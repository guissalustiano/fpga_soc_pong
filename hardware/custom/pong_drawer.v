==> flow/design.v <==
module pong_drawer
#(
  parameter CURSOR_WIDTH = 20,
  parameter CURSOR_OFFSET = 20,
  parameter CURSOR_HEIGHT = 160,
  parameter BALL_SIDE = 30,
  parameter FRAME_WIDTH = 1280,
  parameter FRAME_HEIGHT = 960
) (
  input clk,
  input rst,
  input [15:0] cursor_left_py,
  input [15:0] cursor_right_py,
  input [15:0] ball_py,
  input [15:0] ball_px,
  output [3:0] vgaRed,
  output [3:0] vgaBlue,
  output [3:0] vgaGreen,
  output Hsync,
  output Vsync
);
wire [13:0] hCntr;
wire [13:0] vCntr;
wire [11:0] color = 12'hFFFFFF;
wire [11:0] off_color = 12'h111111;
wire draw_left_cursor_x = hCntr > CURSOR_OFFSET && hCntr < CURSOR_OFFSET + CURSOR_WIDTH;
wire draw_left_cursor_y = vCntr + CURSOR_HEIGHT/2 > cursor_left_py && vCntr < cursor_left_py + CURSOR_HEIGHT/2;
wire draw_left_cursor = draw_left_cursor_x && draw_left_cursor_y;
wire draw_right_cursor_x = hCntr > FRAME_WIDTH - (CURSOR_OFFSET + CURSOR_WIDTH) && hCntr < FRAME_WIDTH - (CURSOR_OFFSET);
wire draw_right_cursor_y = vCntr + CURSOR_HEIGHT/2 > cursor_right_py && vCntr < cursor_right_py + CURSOR_HEIGHT/2;
wire draw_right_cursor = draw_right_cursor_x && draw_right_cursor_y;
wire draw_ball_x = hCntr + BALL_SIDE/2 > ball_px && hCntr < ball_px + BALL_SIDE/2;
wire draw_ball_y = vCntr + BALL_SIDE/2 > ball_py && vCntr < ball_py + BALL_SIDE/2;
wire draw_ball = draw_ball_x && draw_ball_y;
wire drawer = draw_left_cursor || draw_right_cursor || draw_ball;
vga_driver driver
(
  .pxlClk(clk),
  .reset(rst),
  .rgb_input(drawer ? color : off_color),
  .vgaRed(vgaRed),
  .vgaBlue(vgaBlue),
  .vgaGreen(vgaGreen),
  .Hsync(Hsync),
  .Vsync(Vsync),
  .hCntr(hCntr),
  .vCntr(vCntr)
);
endmodule
module vga_driver
#(
    parameter FRAME_WIDTH = 1280,
    parameter FRAME_HEIGHT = 960,
    parameter H_FP = 80,  
    parameter H_PW = 136,  
    parameter H_MAX = 1712,  
    parameter V_FP = 1,  
    parameter V_PW = 3,  
    parameter V_MAX = 994,  
    parameter H_POL = 0,
    parameter V_POL = 0
) (
  input pxlClk,  
  input reset,
  input [11:0] rgb_input,
  output reg [13:0] hCntr,
  output reg [13:0] vCntr,
  output screanClk,  
  output [3:0] vgaRed,
  output [3:0] vgaBlue,
  output [3:0] vgaGreen,
  output reg Hsync,
  output reg Vsync,
  output busy
);
  wire hCntrEnd = hCntr == (H_MAX-1);
  always @(posedge pxlClk) begin
    if (reset == 1 || hCntrEnd) hCntr <= 0;
    else hCntr <= hCntr + 1;
  end
  wire vCntrEnd = vCntr == (V_MAX-1);
  always @(posedge pxlClk) begin
    if (reset == 1 || (hCntrEnd && vCntrEnd)) vCntr <= 0;
    else if (hCntrEnd) vCntr <= vCntr + 1;
  end
  always @(posedge pxlClk) begin
    if ((hCntr >= (H_FP + FRAME_WIDTH -1)) && (hCntr < (H_FP + FRAME_WIDTH + H_PW -1))) Hsync <= H_POL;
    else Hsync <= ~H_POL;
  end
  always @(posedge pxlClk) begin
    if ((vCntr >= (V_FP + FRAME_HEIGHT -1)) && (vCntr < (V_FP + FRAME_HEIGHT + V_PW -1))) Vsync <= V_POL;
    else Vsync <= ~V_POL;
  end
  assign screanClk = Vsync;
  wire active = hCntr < FRAME_WIDTH && vCntr < FRAME_HEIGHT;
  assign {vgaRed, vgaBlue, vgaGreen} = active ? rgb_input : 0;
  assign busy = hCntr <= FRAME_WIDTH & vCntr <= FRAME_HEIGHT; 
endmodule
Step by step through the tools: pong_drawer
The steps from the RTL of pong_drawer to its reports follow in flow order. Lines are those of the file above, counted from 1. Operators carry their Yosys type and port widths (W data, S select, Z words). Cell names lack the library's common part. Not given: -

Top module: pong_drawer. Clock input: clk. Cell library: sky130hd. Timing corner: tt_025C_1v80.

Word level
Yosys after proc, flatten, opt, wreduce and memory -nomap, before mapping. Enables and synchronous resets that opt folds into registers are not counted as muxes. Memory bits, and registers merged into a memory's read port (data or address), are not among the register bits. Print and check cells are not counted. Equal cells are merged and count once.

The entry for add/subtract/negate cells reads 9. The figure for magnitude comparators is 18. Under eq/ne operators stands 2. For multiplexer cells the number is 4. Reduce/logical cells: 17.

Operators by type and width (count): $lt A14 B17 Y1 (4); $gt A15 B16 Y1 (3); $lt A14 B11 Y1 const B (3); $add A16 B4 Y17 const B (2); $add A16 B7 Y17 const B (2); $gt A32 B16 Y1 (1); $add A14 B4 Y15 const B (2); $add A14 B1 Y14 const B (2); $lt A14 B10 Y1 const B (2); $mux W12 (2); $add A14 B7 Y15 const B (1); $ge A14 B10 Y1 const B (1); $eq A14 B10 Y1 const B (1); $ge A14 B11 Y1 const B (1); $gt A14 B11 Y1 const B (1); $eq A14 B11 Y1 const B (1); $gt A14 B5 Y1 const B (1); $lt A14 B6 Y1 const B (1); $logic_and A1 B1 Y1 (13); $logic_or A1 B1 Y1 (4); $mux W1 (2).

The entry for register bits after elaboration reads 30. The figure for bits of input ports is 66. For output and inout port bits the number is 14.

Depth
Depth = most cells in a row (Yosys ltp): at word level without a register or memory, in the mapped netlist without a sequential cell, where the memories' decode and read muxes count.

The entry for word-level depth reads 8. The entry for ABC_AREA reads 0. The figure for depth in mapped cells is 16.

Netlist
Yosys stat after the flow's synthesis: flattened, memories mapped to cells. It holds for the ABC_AREA given above (unset counts as 0); a run with the other value may have another netlist.

For cells in the netlist the number is 727. The figure for synthesis area is 5502.8 µm². The entry for sequential part of the area reads 600.6 µm². The figure for mapped flip-flops is 30.

Cell types: ha_1 (count 122, area in all 1.53E+03 µm²); xnor2_1 (count 71, area in all 621.846 µm²); dfxtp_1 (count 30, area in all 600.576 µm²); inv_1 (count 73, area in all 274.013 µm²); nor2_1 (count 71, area in all 266.506 µm²); a21oi_1 (count 44, area in all 220.211 µm²); nand2_1 (count 51, area in all 191.434 µm²); nand4_1 (count 28, area in all 175.168 µm²); xor2_1 (count 20, area in all 175.168 µm²); nand3_1 (count 29, area in all 145.139 µm²); nor3_1 (count 19, area in all 95.091 µm²); buf_4 (count 12, area in all 90.086 µm²); o21ai_0 (count 17, area in all 85.082 µm²); a21o_1 (count 11, area in all 82.579 µm²); a211oi_1 (count 8, area in all 60.058 µm²); and4_1 (count 6, area in all 52.55 µm²); nor4_1 (count 8, area in all 50.048 µm²); or3_1 (count 7, area in all 43.792 µm²).

Not listed: further types 47, cells in them 100. The figures by module come from a second, unflattened synthesis with its own total; it is not the netlist above.

Cell total of the unflattened synthesis: 747. Area (unflattened synthesis): 5734.2 µm².

Each row is one instance without its submodules.

Modules: pong_drawer (times used 1, cells 547, area 4026.4 µm², sequential area 0.0 µm²); vga_driver (times used 1, cells 200, area 1707.9 µm², sequential area 600.6 µm²).

Worst setup path after synthesis
OpenSTA on the mapped netlist: ideal clock, no wires. The path of least setup slack (recovery checks aside). Input and output delay are each 20% of the period. Register names are those of the netlist, which keeps one name where synthesis merged equal registers.

Kind: in2out. From: input port ball_py[0]. To: output port vgaBlue[2]. Period: 5.38 ns. For external input delay the number is 1.076 ns. For output delay the number is 1.076 ns. Launch time at the first pin: 1.076 ns. The figure for arrival time is 3.712 ns. Under required time stands 4.304 ns. The entry for setup slack reads 0.592 ns. Under path delay stands 2.636 ns. For stages the number is 14. Under synthesis period reached stands 4.788 ns.

"path delay" is the arrival time less input delay plus setup time. A path that ends at an output port has no setup time. "stages" counts driving pins, that of a launching flip-flop among them; a cell with two outputs on the path counts twice. "synthesis period reached" is the clock period less the worst setup slack; recovery checks do not enter. This is arithmetic on one report: input and output delays are still those of the set period (20% each). Between the ends stands the longest chain of elaborated cells between them, by number of cells; it is not shown to be the way that was timed. Of several equally long chains one is given. A line is the first line of the expression or statement that the cell stems from. Yosys adds cells for indexed reads and writes and turns some case tables into memories.

Cells stage by stage: inv_1 ha_1 nor3b_1 nor2_1 nand3_1 xnor2_1 ha_1 a21oi_1 nor2_1 a2111oi_0 a211o_2 nand4_1 a21boi_1 buf_4. For length of the longest elaborated chain the number is 7. Under elaborated cells on any way between the ends stands 8. Classes of those cells: 1 x add/sub; 2 x compare; 2 x mux; 3 x reduce/logical.

Ends and longest elaborated chain, post-synthesis: from (decl) (RTL line 14) `input [15:0] ball_py,`; $add A16 B4 Y17 (RTL line 33) `wire draw_ball_y = vCntr + BALL_SIDE/2 > ball_py && vCntr < ball_py + BALL_SIDE/2;`; $lt A14 B17 Y1 (RTL line 33); $logic_and A1 B1 Y1 (RTL line 33); $logic_and A1 B1 Y1 (RTL line 34) `wire draw_ball = draw_ball_x && draw_ball_y;`; $logic_or A1 B1 Y1 (RTL line 35) `wire drawer = draw_left_cursor || draw_right_cursor || draw_ball;`; $mux W12 (RTL line 40) `.rgb_input(drawer ? color : off_color),`; $mux W12 (RTL line 96) `assign {vgaRed, vgaBlue, vgaGreen} = active ? rgb_input : 0;`; to (decl) (RTL line 17) `output [3:0] vgaBlue,`.

Nets of the timed path that keep an RTL name, with a line that drives or declares them; the list need not be complete.

Named nets, post-synthesis (RTL line): vgaBlue[1] (96).

Timing after layout
Path of least setup slack in the final report of stored run 1 (OpenROAD, finished layout, wires in). Where an end is a register, its clock arrival counts in the times.

Kind: in2out. From: input port cursor_right_py[6]. To: output port vgaBlue[1]. Period: 5.91 ns. For external input delay the number is 1.18 ns. For output delay the number is 1.18 ns. Launch time at the first pin: 1.18 ns. The figure for arrival time is 3.91 ns. Under required time stands 4.73 ns. The entry for setup slack reads 0.82 ns. For stages the number is 14.

Between the ends stands the longest chain of elaborated cells between them, by number of cells; it is not shown to be the way that was timed. Of several equally long chains one is given.

Cells stage by stage: dlygate4sd2_1 a21oi_2 or4_4 nor2_4 xnor2_2 ha_1 a21o_1 a211oi_2 and3_4 a31o_4 a2bb2oi_2 buf_6 a21boi_4 buf_6. For length of the longest elaborated chain the number is 8. Under elaborated cells on any way between the ends stands 9. Classes of those cells: 1 x add/sub; 2 x compare; 2 x mux; 4 x reduce/logical.

Ends and longest elaborated chain, post-layout: from (decl) (RTL line 13) `input [15:0] cursor_right_py,`; $add A16 B7 Y17 (RTL line 30) `wire draw_right_cursor_y = vCntr + CURSOR_HEIGHT/2 > cursor_right_py && vCntr < cursor_right_py + CURSOR_HEIGH ...`; $lt A14 B17 Y1 (RTL line 30); $logic_and A1 B1 Y1 (RTL line 30); $logic_and A1 B1 Y1 (RTL line 31) `wire draw_right_cursor = draw_right_cursor_x && draw_right_cursor_y;`; $logic_or A1 B1 Y1 x2 (RTL line 35) `wire drawer = draw_left_cursor || draw_right_cursor || draw_ball;`; $mux W12 (RTL line 40) `.rgb_input(drawer ? color : off_color),`; $mux W12 (RTL line 96) `assign {vgaRed, vgaBlue, vgaGreen} = active ? rgb_input : 0;`; to (decl) (RTL line 17) `output [3:0] vgaBlue,`.

## Implementation results

Module pong_drawer, platform sky130hd: 2 stored runs of the flow (Yosys, OpenROAD) with differing settings, in no particular order. Input and output delays are each 20% of the period that was set; the output load is 0.01 pF. By "achieved period" is meant the clock period of the run minus its worst setup slack. This is arithmetic on one report: input and output delays are still those of the set period (20% each). "time used up by the worst setup path" is the time allowed to the run's worst setup path (the clock period less input and output delay, where it has them) less its slack. Clock arrival times count: a late capture clock shortens it, a late launch clock lengthens it. "total power after layout" rests on the timing tool's default activity at the inputs, not on a simulated workload.

Stored run 1 has these settings: period_ns 5.91; CORE_UTILIZATION 15; SETUP_SLACK_MARGIN 1.74; PLACE_DENSITY_LB_ADDON 0.16; ABC_AREA 0; GPL_TIMING_DRIVEN 1; GPL_ROUTABILITY_DRIVEN 1; CTS_CLUSTER_SIZE 29; CTS_CLUSTER_DIAMETER 329; MIN_ROUTING_LAYER met1; MAX_ROUTING_LAYER met4; CAP_MARGIN 20; CORE_MARGIN 2; SLEW_MARGIN 20. The netlist area reported by Yosys reads 5502.8 µm². For the full die area the run shows 38233.9 µm². The standard-cell area after layout comes to 7885.1 µm². The post-route utilization comes to 21.7%. For the worst setup slack after layout the run shows 0.817 ns. The total negative slack comes to 0.000 ns. The worst hold slack is 0.584 ns. The total power after layout stands at 688.2 µW. The achieved period stands at 5.093 ns. The time used up by the worst setup path comes to 2.73 ns. Worst setup path type: in2out.

Stored run 2 has these settings: period_ns 4.14; CORE_UTILIZATION 18; SETUP_SLACK_MARGIN -0.11; PLACE_DENSITY_LB_ADDON 0.16; HOLD_SLACK_MARGIN 0.12; CORE_MARGIN 8; CELL_PAD_IN_SITES_GLOBAL_PLACEMENT 1; TNS_END_PERCENT 40; ABC_AREA 0; CAP_MARGIN 20; SLEW_MARGIN 20. The netlist area reported by Yosys reads 5502.8 µm². For the full die area the run shows 36421.8 µm². The standard-cell area after layout comes to 9009.9 µm². The post-route utilization comes to 29.7%. For the worst setup slack after layout the run shows -0.208 ns. The total negative slack comes to -1.244 ns. The worst hold slack is 0.558 ns. The total power after layout stands at 1049 µW. The achieved period stands at 4.348 ns. The time used up by the worst setup path comes to 2.69 ns. Worst setup path type: in2out.
